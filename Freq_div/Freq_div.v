==> flow/design.v <==
module D_FF(din, clk, dout);
input din, clk;
output reg dout;
always @(posedge clk)
	begin
	dout <= din;
	end
endmodule
module D_FF32bit(din, clk, rst, en, dout);
input [31:0]din;
input clk, rst, en;
output reg[31:0]dout;
always @(posedge clk or posedge rst)
begin
	if(rst)
		begin
		dout <= 32'd0;
		end
	else
		begin
		dout <= (en)? din:dout;
		end
end
endmodule
module Freq_div(fin,fsel, acc_out, rst, F_t, fout, rst_n);
input [2:0]fsel;
input fin, rst_n;
output fout;
wire [31:0]dout, dout_h;
output F_t;
wire rst_combined;
output rst;
output [31:0]acc_out;
assign dout_h = {1'd0, dout[31:1]};
assign rst =(acc_out >= dout);
assign rst_combined = (~rst_n)||rst;
assign F_t =(acc_out >= dout_h);
acc32 a0(.clk(fin),.en(1'b1),.rst(rst_combined),.dout(acc_out));
div_dec d0(.din(fsel),.dout(dout));
D_FF d_ff(.din(F_t),.clk(fin),.dout(fout));
endmodule
module acc32(clk, en, rst, dout);
input clk, en, rst;
output [31:0]dout;
wire [31:0]s;
fulladd32bit f0(.cin(1'b0),.a(dout),.b(32'b1),.s(s),.cout());
D_FF32bit d0(.din(s),.rst(rst),.en(en),.clk(clk),.dout(dout));
endmodule
module div_dec(din, dout);
input [2:0]din;
output reg[31:0]dout;
always @(din)
begin
	case(din)
	3'd0: dout=32'd200000000;
	3'd1: dout=32'd150000000;
	3'd2: dout=32'd100000000;
	3'd3: dout=32'd50000000;
	3'd4: dout=32'd25000000;
	3'd5: dout=32'd166700000;
	3'd6: dout=32'd10000000;
	3'd7: dout=32'd4;
	endcase
end
endmodule
module ffulladd8bit(cin, a, b, s, cout);
input [7:0]a, b;
input cin;
output [7:0]s;
output cout;
wire c;
ffulladd f0(.cin(cin),.a(a[3:0]),.b(b[3:0]),.s(s[3:0]),.cout(c));
ffulladd f1(.cin(c),.a(a[7:4]),.b(b[7:4]),.s(s[7:4]),.cout(cout));
endmodule
module fulladd16bit(cin, a, b, s, cout);
input cin;
input [15:0]a, b;
output [15:0]s;
output cout;
wire c;
ffulladd8bit f0(.cin(cin),.a(a[7:0]),.b(b[7:0]),.s(s[7:0]),.cout(c));
ffulladd8bit f1(.cin(c),.a(a[15:8]),.b(b[15:8]),.s(s[15:8]),.cout(cout));
endmodule
module fulladd32bit(cin, a, b, s, cout);
input cin;
input [31:0]a, b;
output [31:0]s;
output cout;
wire c;
fulladd16bit f0(.cin(cin),.a(a[15:0]),.b(b[15:0]),.s(s[15:0]),.cout(c));
fulladd16bit f1(.cin(c),.a(a[31:16]),.b(b[31:16]),.s(s[31:16]),.cout(cout));
endmodule
module ffulladd(a, b, cin, s, cout);
input [3:0]a;
input [3:0]b;
input cin;
output cout;
output [3:0]s;
wire f0_out, f1_out, f2_out;
fulladd f0(.a(a[0]), 
           .b(b[0]),
			  .cin(cin),
			  .s(s[0]),
			  .cout(f0_out));
fulladd f1(.a(a[1]), 
           .b(b[1]),
			  .cin(f0_out),
			  .s(s[1]),
			  .cout(f1_out));
fulladd f2(.a(a[2]), 
           .b(b[2]),
			  .cin(f1_out),
			  .s(s[2]),
			  .cout(f2_out));
fulladd f3(.a(a[3]), 
           .b(b[3]),
			  .cin(f2_out),
			  .s(s[3]),
			  .cout(cout));
endmodule
module fulladd(a, b, cin, s, cout);
input a, b, cin;
output s, cout;
assign cout = (a&b)|(b&cin)|(a&cin);
assign s = a^b^cin;
endmodule
### Reports on Freq_div

The steps from the RTL of Freq_div to its reports follow in flow order.
Lines are those of the file above, counted from 1.
Operators carry their Yosys type and port widths (W data, S select, Z words).
A cell with -- has no value.

* top: Freq_div
* clock: fin
* standard-cell library: sky130hd
* library corner: tt_025C_1v80

### After elaboration

Counts by Yosys on the flattened word-level netlist (proc, flatten, opt, wreduce; memories kept). Register bits leave out memories and registers merged into their read ports (data or address); mux counts leave out enables and synchronous resets folded into registers. Print and check cells are left out. Cells with the same type and inputs are merged into one.
Memory sizes are those after Yosys's memory passes, which may raise the word count (mostly to a power of two), join words into wider ones and drop unused or constant bits.

* register bits after elaboration: 33
* memory bits (read-only): 192
* memory cells: 1
* bits of input ports: 5
* output and inout bits: 35

* order comparisons: 2
* bitwise logic cells: 63
* reduce/logical cells: 1

Memories
* (name not given): depth 8, bits a word 24, read ports 1, write ports 0, line 54 `case(din)`

Operators with widths (count)
* $ge A32 B31 Y1: 1
* $ge A32 B32 Y1: 1
* $xor A1 B1 Y1: 31
* $and A1 B1 Y1: 30
* $not A1 Y1: 2
* $logic_or A1 B1 Y1: 1

### Longest topological paths

Depth = most cells in a row (Yosys ltp): at word level without a register or memory, in the mapped netlist without a sequential cell, where the memories' decode and read muxes count.

* depth after elaboration: 31
* ABC_AREA: 0
* mapped depth: 31

### Netlist

Yosys stat after the flow's synthesis: flattened, memories mapped to cells. It holds for the ABC_AREA given above (unset counts as 0); a run with the other value may have another netlist.

Cell types
* sky130_fd_sc_hd__ha_1: count 84, area in all 1.05E+03 um2
* sky130_fd_sc_hd__dfrtp_1: count 32, area in all 800.768 um2
* sky130_fd_sc_hd__buf_4: count 32, area in all 240.23 um2
* sky130_fd_sc_hd__a21oi_1: count 12, area in all 60.058 um2
* sky130_fd_sc_hd__nand2_1: count 15, area in all 56.304 um2
* sky130_fd_sc_hd__o21ai_0: count 9, area in all 45.043 um2
* sky130_fd_sc_hd__a21o_1: count 5, area in all 37.536 um2
* sky130_fd_sc_hd__nor2_1: count 9, area in all 33.782 um2
* sky130_fd_sc_hd__nand4_1: count 5, area in all 31.28 um2
* sky130_fd_sc_hd__inv_1: count 8, area in all 30.029 um2
* sky130_fd_sc_hd__a21boi_0: count 3, area in all 22.522 um2
* sky130_fd_sc_hd__mux2_2: count 2, area in all 22.522 um2
* sky130_fd_sc_hd__dfxtp_1: count 1, area in all 20.019 um2
* sky130_fd_sc_hd__mux2i_1: count 2, area in all 20.019 um2
* sky130_fd_sc_hd__a2111oi_0: count 2, area in all 17.517 um2
* sky130_fd_sc_hd__a41oi_2: count 1, area in all 16.266 um2
* sky130_fd_sc_hd__a211oi_1: count 2, area in all 15.014 um2
* sky130_fd_sc_hd__nand3_1: count 3, area in all 15.014 um2

Not listed: further types 23, cells in them 26.

* mapped cells: 253
* mapped area: 0.0027439 mm2
* sequential area: 0.0008208 mm2
* mapped flip-flops: 33
* buffer cells: 33

The figures by module come from a second, unflattened synthesis with its own total; it is not the netlist above.

* cell total of the unflattened synthesis: 345
* area (unflattened synthesis): 0.0038762 mm2

Each row is one instance without its submodules.

By module
* Freq_div: instances 1, cells 191, area 0.0014939 mm2, sequential area 0 mm2
* D_FF32bit: instances 1, cells 69, area 0.0013488 mm2, sequential area 0.0008008 mm2
* fulladd: instances 32, cells 1, area 0.00002 mm2, sequential area 0 mm2
* div_dec: instances 1, cells 50, area 0.0003654 mm2, sequential area 0 mm2
* D_FF: instances 1, cells 1, area 0.00002 mm2, sequential area 0.00002 mm2
* acc32: instances 1, cells 2, area 0.0000075 mm2, sequential area 0 mm2
* ffulladd: instances 8, cells 0, area 0 mm2, sequential area 0 mm2
* ffulladd8bit: instances 4, cells 0, area 0 mm2, sequential area 0 mm2
* fulladd16bit: instances 2, cells 0, area 0 mm2, sequential area 0 mm2
* fulladd32bit: instances 1, cells 0, area 0 mm2, sequential area 0 mm2

### Worst setup path after synthesis

Source: OpenSTA report_checks on the synthesized netlist (no wires, ideal clock, input and output delay 20% of the period each), path of least setup slack; recovery checks are left aside. Register names are those of the netlist, which keeps one name where synthesis merged equal registers.

* kind: input port to output port
* start: input fsel[0]
* end: output rst
* period: 11.1 ns
* external input delay: 2.220 ns
* output delay: 2.220 ns
* time at the first pin: 2.220 ns
* arrival time: 4.272 ns
* setup slack: 4.608 ns
* delay of the path: 2.052 ns
* stages: 9
* buffers on the path: 0
* synthesis period reached: 6.492 ns

"delay of the path" = arrival - input delay + setup time.
A path that ends at an output port has no setup time.
"stages" counts driving pins, that of a launching flip-flop among them; a cell with two outputs on the path counts twice.
"synthesis period reached" = period - worst setup slack (recovery checks aside). The figure is calculated, with input and output delays left at 20% of the set period.
The rows between start and end are the longest chain of elaborated cells between them; the timing report does not say that the signal goes this way. Where chains are equally long, one stands for them.
A line is the first line of the expression or statement that the cell stems from. Yosys adds cells for indexed reads and writes and turns some case tables into memories.
A memory read counts as a cell of the chain, while the word-level depth stops at memories.

* cell sequence: sky130_fd_sc_hd__inv_1 sky130_fd_sc_hd__ha_1 sky130_fd_sc_hd__or2_2 sky130_fd_sc_hd__and2_1 sky130_fd_sc_hd__ha_1 sky130_fd_sc_hd__nand4_1 sky130_fd_sc_hd__nor4_1 sky130_fd_sc_hd__o311ai_0 sky130_fd_sc_hd__a41oi_2
* length of the longest elaborated chain: 2
* elaborated cells between the ends (all ways): 2

Ends and longest elaborated chain, post-synthesis
* from (decl): line 26 `input [2:0]fsel;`
* $mem_v2 Z8 W24: line 54 `case(din)`
* $ge A32 B32 Y1: line 35 `assign rst =(acc_out >= dout);`
* to (decl): line 32 `output rst;`

### Worst path after layout

Path of least setup slack in the final report of flow run 1 (OpenROAD, finished layout, wires in). Where an end is a register, its clock arrival counts in the times.

* kind: input port to output port
* start: input fsel[0]
* end: output rst
* period: 7.46 ns
* external input delay: 1.49 ns
* output delay: 1.49 ns
* time at the first pin: 1.49 ns
* arrival time: 5.52 ns
* setup slack: 0.45 ns
* stages: 11
* buffers on the path: 2

The rows between start and end are the longest chain of elaborated cells between them; the timing report does not say that the signal goes this way. Where chains are equally long, one stands for them.
A memory read counts as a cell of the chain, while the word-level depth stops at memories.

* cell sequence: sky130_fd_sc_hd__clkdlybuf4s50_1 sky130_fd_sc_hd__inv_1 sky130_fd_sc_hd__ha_1 sky130_fd_sc_hd__or2_2 sky130_fd_sc_hd__and2_1 sky130_fd_sc_hd__ha_1 sky130_fd_sc_hd__nand4_1 sky130_fd_sc_hd__nor4_1 sky130_fd_sc_hd__o311ai_0 sky130_fd_sc_hd__a41oi_2 sky130_fd_sc_hd__clkdlybuf4s50_1
* length of the longest elaborated chain: 2
* elaborated cells between the ends (all ways): 2

Ends and longest elaborated chain, after layout
* from (decl): line 26 `input [2:0]fsel;`
* $mem_v2 Z8 W24: line 54 `case(din)`
* $ge A32 B32 Y1: line 35 `assign rst =(acc_out >= dout);`
* to (decl): line 32 `output rst;`

==> results <==
Module Freq_div, platform sky130hd: 2 stored runs of the flow (Yosys, OpenROAD) with differing settings, in no particular order. Input and output delays are each 20% of the period that was set; the output load is 0.01 pF.
"achieved period" is the run's clock period less its worst setup slack. It is reckoned from that one timing run; input and output delays stay at 20% of the period that was set.
"allowed time less slack (worst setup path)" = time allowed to the worst setup path (clock period - input delay - output delay, where it has them) - its slack; a late launch clock adds to it, a late capture clock takes from it.
By "total design power" is meant OpenSTA's value without simulated activity: inputs other than the clock are taken to toggle once in ten clock periods, and the tool carries that through the logic.

### Flow run 1

Settings: `period_ns=7.46`, `CORE_UTILIZATION=27`, `PLACE_DENSITY_LB_ADDON=0.1`, `CORE_ASPECT_RATIO=1.12`, `CELL_PAD_IN_SITES_DETAIL_PLACEMENT=0`, `GPL_TIMING_DRIVEN=0`, `CTS_CLUSTER_SIZE=66`, `CTS_CLUSTER_DIAMETER=179`, `MIN_ROUTING_LAYER=met2`, `CAP_MARGIN=20`, `CORE_MARGIN=2`, `SLEW_MARGIN=20`

- Mapped cell area after synthesis: 0.0027439 mm2
- Area inside the die boundary: 0.010986 mm2
- Standard-cell area of the final layout: 0.0033995 mm2
- Final utilization: 0.347
- Worst setup slack after layout: 0.451 ns
- Total negative slack on setup checks: 0.000 ns
- Worst hold slack in the final report: 0.497 ns
- Total design power: 0.3620 mW
- Achieved period: 7.009 ns
- Allowed time less slack (worst setup path): 4.03 ns
- Worst path kind: input port to output port

### Flow run 2

Settings: `period_ns=6.35`, `CORE_UTILIZATION=72`, `SETUP_SLACK_MARGIN=1.08`, `PLACE_DENSITY_LB_ADDON=0.02`, `TNS_END_PERCENT=65`, `ABC_AREA=1`, `GPL_ROUTABILITY_DRIVEN=0`, `MIN_ROUTING_LAYER=met1`, `CAP_MARGIN=20`, `CORE_MARGIN=2`, `SLEW_MARGIN=20`

- Mapped cell area after synthesis: 0.0029416 mm2
- Area inside the die boundary: 0.0046131 mm2
- Standard-cell area of the final layout: 0.0036748 mm2
- Final utilization: 0.925
- Worst setup slack after layout: 0.846 ns
- Total negative slack on setup checks: 0.000 ns
- Worst hold slack in the final report: 0.550 ns
- Total design power: 0.5240 mW
- Achieved period: 5.504 ns
- Allowed time less slack (worst setup path): 5.50 ns
- Worst path kind: flip-flop to flip-flop
